==> flow/design.v <==
module shift_reg #(
    parameter int WIDTH = 64,
    parameter int DEPTH = 3,
    parameter bit ALIGN_TO_BYTES_PER_NEURON = 1'b0
)(
    input  logic                  clk,
    input  logic                  rst,
    input  logic                  shift_in_valid,
    input  logic [(WIDTH/8)-1:0]  shift_in_keep,
    input  logic [WIDTH-1:0]      shift_in_data,
    input  logic                  shift_in_last,
    input  logic [7:0]            msg_type,
    input  logic                  msg_type_valid,
    input  logic [15:0]           bytes_per_neuron,
    input  logic                  bytes_per_neuron_valid,
    output logic                  shift_in_ready,
    output logic                  shift_out_valid,
    output logic [WIDTH-1:0]      shift_out_data,
    output logic [(WIDTH/8-1):0]  shift_out_keep,
    output logic                  shift_out_last,
    input  logic                  shift_out_ready
);
    localparam int BYTE_LANES = WIDTH / 8;
    generate
        if (!ALIGN_TO_BYTES_PER_NEURON) begin : GEN_BEAT_FIFO
            localparam int COUNT_W = $clog2(DEPTH+1);
            logic [WIDTH-1:0] fifo[DEPTH-1:0];
            logic [BYTE_LANES-1:0] fifo_keep[DEPTH-1:0];
            logic fifo_last[DEPTH-1:0];
            logic [COUNT_W-1:0] count;
            logic [WIDTH-1:0] masked_in_data;
            logic unused_cfg_inputs;
            logic push;
            logic pop;
            always_comb begin
                masked_in_data = '0;
                for (int i = 0; i < BYTE_LANES; i++) begin
                    if (shift_in_keep[i]) begin
                        masked_in_data[i*8 +: 8] = shift_in_data[i*8 +: 8];
                    end else begin
                        masked_in_data[i*8 +: 8] = '0;
                    end
                end
            end
            assign unused_cfg_inputs = msg_type_valid ^ (^msg_type) ^ bytes_per_neuron_valid ^ (^bytes_per_neuron);
            assign shift_in_ready  = (count < COUNT_W'(DEPTH));
            assign shift_out_valid = (count > 0);
            assign push = shift_in_valid && shift_in_ready;
            assign pop  = shift_out_valid && shift_out_ready;
            always_comb begin
                shift_out_data = '0;
                shift_out_keep = '0;
                shift_out_last = 1'b0;
                if (count > 0) begin
                    shift_out_data = fifo[count-1];
                    shift_out_keep = fifo_keep[count-1];
                    shift_out_last = fifo_last[count-1];
                end
            end
            always_ff @(posedge clk or posedge rst) begin
                if (rst) begin
                    count <= '0;
                    for (int i = 0; i < DEPTH; i++) begin
                        fifo[i] <= '0;
                        fifo_keep[i] <= '0;
                        fifo_last[i] <= 1'b0;
                    end
                end else begin
                    if (push) begin
                        for (int i = DEPTH-1; i > 0; i--) begin
                            fifo[i] <= fifo[i-1];
                            fifo_keep[i] <= fifo_keep[i-1];
                            fifo_last[i] <= fifo_last[i-1];
                        end
                        fifo[0] <= masked_in_data;
                        fifo_keep[0] <= shift_in_keep;
                        fifo_last[0] <= shift_in_last;
                    end
                    case ({push, pop})
                        2'b10: count <= count + 1'b1;
                        2'b01: count <= count - 1'b1;
                        default: count <= count;
                    endcase
                end
            end
        end else begin : GEN_BYTE_ALIGN
            localparam int COUNT_W = $clog2(DEPTH+1);
            localparam int BYTES_W = $clog2(BYTE_LANES+1);
            logic [WIDTH-1:0] fifo[DEPTH-1:0];
            logic [BYTE_LANES-1:0] fifo_keep[DEPTH-1:0];
            logic fifo_last[DEPTH-1:0];
            logic [COUNT_W-1:0] count;
            logic [WIDTH-1:0] masked_in_data;
            logic push;
            logic pop;
            logic align_mode_r;
            logic [1:0] header_beats_remaining_r;
            logic [15:0] aligned_bytes_per_neuron_r;
            logic [15:0] bytes_left_in_neuron_r;
            logic aligned_out_valid;
            logic [WIDTH-1:0] aligned_out_data;
            logic [BYTE_LANES-1:0] aligned_out_keep;
            logic aligned_out_last;
            logic use_aligned_output;
            logic [BYTE_LANES-1:0] consume_mask[DEPTH-1:0];
            logic [WIDTH-1:0] remainder_data[DEPTH-1:0];
            logic [BYTE_LANES-1:0] remainder_keep[DEPTH-1:0];
            logic [BYTES_W-1:0] aligned_bytes_emitted;
            logic [15:0] bytes_needed;
            logic [15:0] total_valid_bytes;
            logic message_last_seen;
            logic should_align_next;
            logic [15:0] next_bytes_per_neuron;
            always_comb begin
                masked_in_data = '0;
                for (int i = 0; i < BYTE_LANES; i++) begin
                    if (shift_in_keep[i]) begin
                        masked_in_data[i*8 +: 8] = shift_in_data[i*8 +: 8];
                    end else begin
                        masked_in_data[i*8 +: 8] = '0;
                    end
                end
            end
            always_comb begin
                should_align_next = align_mode_r;
                next_bytes_per_neuron = aligned_bytes_per_neuron_r;
                if (msg_type_valid) begin
                    if (msg_type != 8'd0) begin
                        should_align_next = 1'b0;
                        next_bytes_per_neuron = '0;
                    end else if (bytes_per_neuron_valid && (bytes_per_neuron != 16'd0)) begin
                        should_align_next = 1'b1;
                        next_bytes_per_neuron = bytes_per_neuron;
                    end
                end
            end
            always_comb begin
                int unsigned out_idx;
                int unsigned rem_idx;
                aligned_out_valid = 1'b0;
                aligned_out_data = '0;
                aligned_out_keep = '0;
                aligned_out_last = 1'b0;
                aligned_bytes_emitted = '0;
                bytes_needed = bytes_left_in_neuron_r;
                total_valid_bytes = '0;
                message_last_seen = 1'b0;
                if ((bytes_needed == '0) || (bytes_needed > BYTE_LANES)) begin
                    bytes_needed = BYTE_LANES;
                end
                for (int entry = 0; entry < DEPTH; entry++) begin
                    consume_mask[entry] = '0;
                    remainder_data[entry] = '0;
                    remainder_keep[entry] = '0;
                end
                out_idx = 0;
                for (int entry = DEPTH-1; entry >= 0; entry--) begin
                    if (entry < count) begin
                        total_valid_bytes += 16'($countones(fifo_keep[entry]));
                        message_last_seen |= fifo_last[entry];  
                        for (int lane = 0; lane < BYTE_LANES; lane++) begin
                            if (fifo_keep[entry][lane] && (out_idx < bytes_needed)) begin
                                aligned_out_data[out_idx*8 +: 8] = fifo[entry][lane*8 +: 8];
                                aligned_out_keep[out_idx] = 1'b1;
                                consume_mask[entry][lane] = 1'b1;
                                out_idx++;
                            end
                        end
                    end
                end
                aligned_bytes_emitted = BYTES_W'(out_idx);
                aligned_out_valid = (out_idx != 0) &&
                                    (out_idx >= bytes_needed ||
                                     (message_last_seen && (total_valid_bytes == out_idx)));
                aligned_out_last = aligned_out_valid && message_last_seen && (total_valid_bytes == out_idx);
                for (int entry = 0; entry < DEPTH; entry++) begin
                    rem_idx = 0;
                    if (entry < count) begin
                        for (int lane = 0; lane < BYTE_LANES; lane++) begin
                            if (fifo_keep[entry][lane] && !consume_mask[entry][lane]) begin
                                remainder_data[entry][rem_idx*8 +: 8] = fifo[entry][lane*8 +: 8];
                                remainder_keep[entry][rem_idx] = 1'b1;
                                rem_idx++;
                            end
                        end
                    end
                end
            end
            assign shift_in_ready  = (count < COUNT_W'(DEPTH));
            assign push = shift_in_valid && shift_in_ready;
            assign use_aligned_output = align_mode_r && (header_beats_remaining_r == 2'd0);
            assign pop  = shift_out_valid && shift_out_ready;
            assign shift_out_valid = use_aligned_output ? aligned_out_valid : (count > 0);
            always_comb begin
                shift_out_data = '0;
                shift_out_keep = '0;
                shift_out_last = 1'b0;
                if (use_aligned_output) begin
                    shift_out_data = aligned_out_data;
                    shift_out_keep = aligned_out_keep;
                    shift_out_last = aligned_out_last;
                end else if (count > 0) begin
                    shift_out_data = fifo[count-1];
                    shift_out_keep = fifo_keep[count-1];
                    shift_out_last = fifo_last[count-1];
                end
            end
            always_ff @(posedge clk or posedge rst) begin
                if (rst) begin
                    count <= '0;
                    align_mode_r <= 1'b0;
                    header_beats_remaining_r <= 2'd2;
                    aligned_bytes_per_neuron_r <= '0;
                    bytes_left_in_neuron_r <= '0;
                    for (int i = 0; i < DEPTH; i++) begin
                        fifo[i] <= '0;
                        fifo_keep[i] <= '0;
                        fifo_last[i] <= 1'b0;
                    end
                end else begin
                    logic [WIDTH-1:0] next_fifo[DEPTH-1:0];
                    logic [BYTE_LANES-1:0] next_fifo_keep[DEPTH-1:0];
                    logic next_fifo_last[DEPTH-1:0];
                    int unsigned next_count;
                    for (int i = 0; i < DEPTH; i++) begin
                        next_fifo[i] = '0;
                        next_fifo_keep[i] = '0;
                        next_fifo_last[i] = 1'b0;
                    end
                    next_count = 0;
                    if (use_aligned_output && pop) begin
                        for (int src = 0; src < DEPTH; src++) begin
                            if (src < count) begin
                                if (remainder_keep[src] != '0) begin
                                    next_fifo[next_count] = remainder_data[src];
                                    next_fifo_keep[next_count] = remainder_keep[src];
                                    next_fifo_last[next_count] = fifo_last[src];
                                    next_count++;
                                end
                            end
                        end
                    end else if (pop) begin
                        for (int src = 0; src < DEPTH-1; src++) begin
                            if ((src + 1) < count) begin
                                next_fifo[src] = fifo[src];
                                next_fifo_keep[src] = fifo_keep[src];
                                next_fifo_last[src] = fifo_last[src];
                            end
                        end
                        next_count = count - 1'b1;
                    end else begin
                        for (int src = 0; src < DEPTH; src++) begin
                            if (src < count) begin
                                next_fifo[src] = fifo[src];
                                next_fifo_keep[src] = fifo_keep[src];
                                next_fifo_last[src] = fifo_last[src];
                            end
                        end
                        next_count = count;
                    end
                    if (push) begin
                        for (int i = DEPTH-1; i > 0; i--) begin
                            next_fifo[i] = next_fifo[i-1];
                            next_fifo_keep[i] = next_fifo_keep[i-1];
                            next_fifo_last[i] = next_fifo_last[i-1];
                        end
                        next_fifo[0] = masked_in_data;
                        next_fifo_keep[0] = shift_in_keep;
                        next_fifo_last[0] = shift_in_last;
                        next_count++;
                    end
                    for (int i = 0; i < DEPTH; i++) begin
                        fifo[i] <= next_fifo[i];
                        fifo_keep[i] <= next_fifo_keep[i];
                        fifo_last[i] <= next_fifo_last[i];
                    end
                    count <= COUNT_W'(next_count);
                    if (pop && (header_beats_remaining_r != 2'd0)) begin
                        header_beats_remaining_r <= header_beats_remaining_r - 1'b1;
                    end
                    if (msg_type_valid && ((msg_type != 8'd0) || bytes_per_neuron_valid)) begin
                        align_mode_r <= should_align_next;
                        if (should_align_next) begin
                            aligned_bytes_per_neuron_r <= next_bytes_per_neuron;
                            bytes_left_in_neuron_r <= next_bytes_per_neuron;
                        end else begin
                            aligned_bytes_per_neuron_r <= '0;
                            bytes_left_in_neuron_r <= '0;
                        end
                    end else if (use_aligned_output && pop) begin
                        if (aligned_out_last) begin
                            align_mode_r <= 1'b0;
                            aligned_bytes_per_neuron_r <= '0;
                            bytes_left_in_neuron_r <= '0;
                        end else if (aligned_bytes_emitted == bytes_left_in_neuron_r) begin
                            bytes_left_in_neuron_r <= aligned_bytes_per_neuron_r;
                        end else begin
                            bytes_left_in_neuron_r <= bytes_left_in_neuron_r - 16'(aligned_bytes_emitted);
                        end
                    end else if (!align_mode_r && pop && shift_out_last) begin
                        aligned_bytes_per_neuron_r <= '0;
                        bytes_left_in_neuron_r <= '0;
                    end
                    if (pop && shift_out_last) begin
                        header_beats_remaining_r <= 2'd2;
                    end
                end
            end
        end
    endgenerate
endmodule
* Reports on shift_reg
The steps from the RTL of shift_reg to its reports follow in flow order.
Lines are those of the file above, counted from 1.
Library cell names are shortened.
The mark - stands for no value.
- Design top :: shift_reg
- Clock :: clk
- Cell library :: sky130hd
- Library corner :: tt_025C_1v80

* After elaboration
Yosys after proc, flatten, opt, wreduce and memory -nomap, before mapping. Print and check cells are not counted.
- Bits in registers :: 221
- Input bits :: 103
- Output and inout bits :: 75
- Multiplexer cells :: 15
- Add/sub/neg operators :: 3
- Order comparisons :: 2
- Eq/ne operators :: 4
- Reduce/logical cells :: 4
** Operators with widths (number)
- 64-bit parallel mux with 3-bit select :: 1
- 8-bit two-way mux :: 9
- 64-bit two-way mux :: 1
- 8-bit parallel mux with 3-bit select :: 1
- 2-bit by 1-bit subtractor with 2-bit output (second input constant) :: 2
- 2-bit by 1-bit == test with 1-bit output (second input constant) :: 2
- 2-bit == test (second input constant) :: 2
- 2-bit parallel mux with 2-bit select :: 1
- 1-bit parallel mux with 3-bit select :: 1
- 1-bit logical AND :: 2
- 2-bit by 1-bit adder with 2-bit output (second input constant) :: 1
- 2-bit by 1-bit > comparator with 1-bit output (second input constant) :: 1
- 2-bit < comparator (second input constant) :: 1
- 2-bit logical NOT :: 1
- 2-bit nonzero test :: 1
- 1-bit two-way mux :: 1

* Longest topological paths
Yosys ltp: most cells in a row. Word level: on the elaborated netlist, between registers, memories and ports. Mapped: between sequential cells and ports; inverters and the memories' decode and read muxes count.
- Depth after elaboration :: 4
- ABC_AREA :: 0
- Mapped depth :: 8
- Gate-level depth less buffers :: 6

* After synthesis
Source: synth_stat.txt of the flow (Yosys; design flattened, memories mapped). It holds for the ABC_AREA given above (unset counts as 0); a run with the other value may have another netlist.
- Area of sequential cells :: 5530.3 sq um
- Flip-flops :: 221
- Cell area after synthesis :: 10654.0 sq um
- Cells in the netlist :: 876
** Cell types (number)
- dfrtp_1 :: 221
- mux2_2 :: 119
- mux2i_1 :: 64
- a22oi_1 :: 73
- mux2_4 :: 36
- or3b_1 :: 60
- a21oi_1 :: 73
- inv_1 :: 69
- nand2_1 :: 65
- buf_6 :: 14
- or3b_2 :: 13
- buf_2 :: 20
- clkbuf_1 :: 22
- ha_1 :: 5
- buf_4 :: 6
- buf_1 :: 8
- clkbuf_8 :: 2
- xnor2_1 :: 2
Other cell types: 4; their cells: 4.

* Path before layout
Source: OpenSTA report_checks on the synthesized netlist (no wires, ideal clock, input and output delay 20% of the period each), path of least setup slack; recovery checks are left aside. Register names are those of the netlist, which keeps one name where synthesis merged equal registers.
- Path type :: register -> output
- From :: register GEN_BEAT_FIFO.count[0]
- To :: output shift_out_data[10]
- Stages :: 7
- Clock period :: 1.87 ns
- Launch time at the first pin :: 0.000 ns
- Arrival time :: 1.533 ns
- External output delay :: 0.374 ns
- Data required time :: 1.496 ns
- Delay of the path :: 1.533 ns
- Path slack :: -0.037 ns
- Synthesis period reached :: 1.907 ns
"delay of the path" = arrival - input delay + setup time.
At an output port there is no setup time.
"stages": output pins that drive a net of the path, with the launching flip-flop's if there is one; two outputs of one cell count as two.
"synthesis period reached" is the clock period less the worst setup slack; recovery checks do not enter. This is arithmetic on one report: input and output delays are still those of the set period (20% each).
Between the ends stands the longest chain of elaborated cells between them, by number of cells; it is not shown to be the way that was timed. Of several equally long chains one is given.
Each line given opens the expression or statement behind the cell; cells for indexed reads and writes are added by Yosys, which also makes memories of some case tables.
A register here has more assigning lines than the two given.
- Cell sequence :: dfrtp_1 -> inv_1 -> ha_1 -> buf_6 -> clkbuf_1 -> or3b_1 -> a21oi_1
- Cells in the longest elaborated chain :: 4
** Ends and longest elaborated chain, after synthesis
- start, declared :: RTL line 30 : logic [COUNT_W-1:0] count;
- start, assigned :: RTL line 80 : 2'b10: count <= count + 1'b1;
- start, assigned :: RTL line 81 : 2'b01: count <= count - 1'b1;
- 2-bit by 1-bit subtractor with 2-bit output :: RTL line 55 : shift_out_data = fifo[count-1];
- 2-bit == test :: RTL line 55
- 64-bit parallel mux with 3-bit select :: RTL line 55
- 64-bit two-way mux :: RTL line 54 : if (count > 0) begin
- end, declared :: RTL line 18 : output logic [WIDTH-1:0]      shift_out_data,

* Path in the finished layout
Path of least setup slack in the final report of job 1 (OpenROAD, finished layout, wires in). Where an end is a register, its clock arrival counts in the times.
- Path type :: register -> output
- From :: register GEN_BEAT_FIFO.count[1]
- To :: output shift_out_data[26]
- Stages :: 8
- Arrival time :: 2.33 ns
- External output delay :: 0.27 ns
- Clock period :: 1.34 ns
- Launch time at the first pin :: 0.56 ns
- Data required time :: 1.07 ns
- Path slack :: -1.26 ns
Between the ends stands the longest chain of elaborated cells between them, by number of cells; it is not shown to be the way that was timed. Of several equally long chains one is given.
A register here has more assigning lines than the two given.
- Cell sequence :: dfrtp_2 -> ha_4 -> buf_12 -> buf_8 -> clkbuf_16 -> or3b_4 -> a21oi_4 -> buf_6
- Cells in the longest elaborated chain :: 4
** Ends and longest elaborated chain, post-layout
- start, declared :: RTL line 30 : logic [COUNT_W-1:0] count;
- start, assigned :: RTL line 80 : 2'b10: count <= count + 1'b1;
- start, assigned :: RTL line 81 : 2'b01: count <= count - 1'b1;
- 2-bit by 1-bit subtractor with 2-bit output :: RTL line 55 : shift_out_data = fifo[count-1];
- 2-bit == test :: RTL line 55
- 64-bit parallel mux with 3-bit select :: RTL line 55
- 64-bit two-way mux :: RTL line 54 : if (count > 0) begin
- end, declared :: RTL line 18 : output logic [WIDTH-1:0]      shift_out_data,

Appendix: measured runs

Record of 2 stored runs of the RTL-to-layout flow on shift_reg, platform sky130hd. The runs are unordered. Constraints: input delay and output delay 20% of the set period each, output load 0.01 pF.
"period reached" means the clock period less the worst setup slack. The figure is calculated, with input and output delays left at 20% of the set period.
"time of the worst setup path" is the time allowed to the run's worst setup path (the clock period less input and output delay, where it has them) less its slack. Clock arrival times count: a late capture clock shortens it, a late launch clock lengthens it.
"total power of the final layout" is the tool's figure for a default switching activity; nothing was simulated.

** Job 1
- Settings :: period_ns=1.34; CORE_UTILIZATION=19; SETUP_SLACK_MARGIN=-0.13; CORE_ASPECT_RATIO=1.05; CELL_PAD_IN_SITES_GLOBAL_PLACEMENT=3; ABC_AREA=0; GPL_TIMING_DRIVEN=0; CTS_CLUSTER_SIZE=76; CAP_MARGIN=20; CORE_MARGIN=2; SLEW_MARGIN=20
- Setup slack of the worst path :: -1.263 ns
- Period reached :: 2.603 ns
- Utilization after routing :: 29.9 %
- Total power of the final layout :: 39.715 mW
- Time of the worst setup path :: 2.33 ns
- Type of the worst setup path :: register -> output
- Die size :: 57,983.8 sq um
- Synthesis area :: 10,654.0 sq um

** Job 2
- Settings :: period_ns=1.59; CORE_UTILIZATION=23; SETUP_SLACK_MARGIN=0.33; PLACE_DENSITY_LB_ADDON=0.16; CELL_PAD_IN_SITES_DETAIL_PLACEMENT=2; TNS_END_PERCENT=80; MIN_ROUTING_LAYER=met1; CAP_MARGIN=20; CORE_MARGIN=2; SLEW_MARGIN=20
- Setup slack of the worst path :: -0.988 ns
- Period reached :: 2.578 ns
- Utilization after routing :: 37.7 %
- Total power of the final layout :: 34.581 mW
- Time of the worst setup path :: 2.26 ns
- Type of the worst setup path :: register -> output
- Die size :: 48,059.6 sq um
- Synthesis area :: 10,654.0 sq um
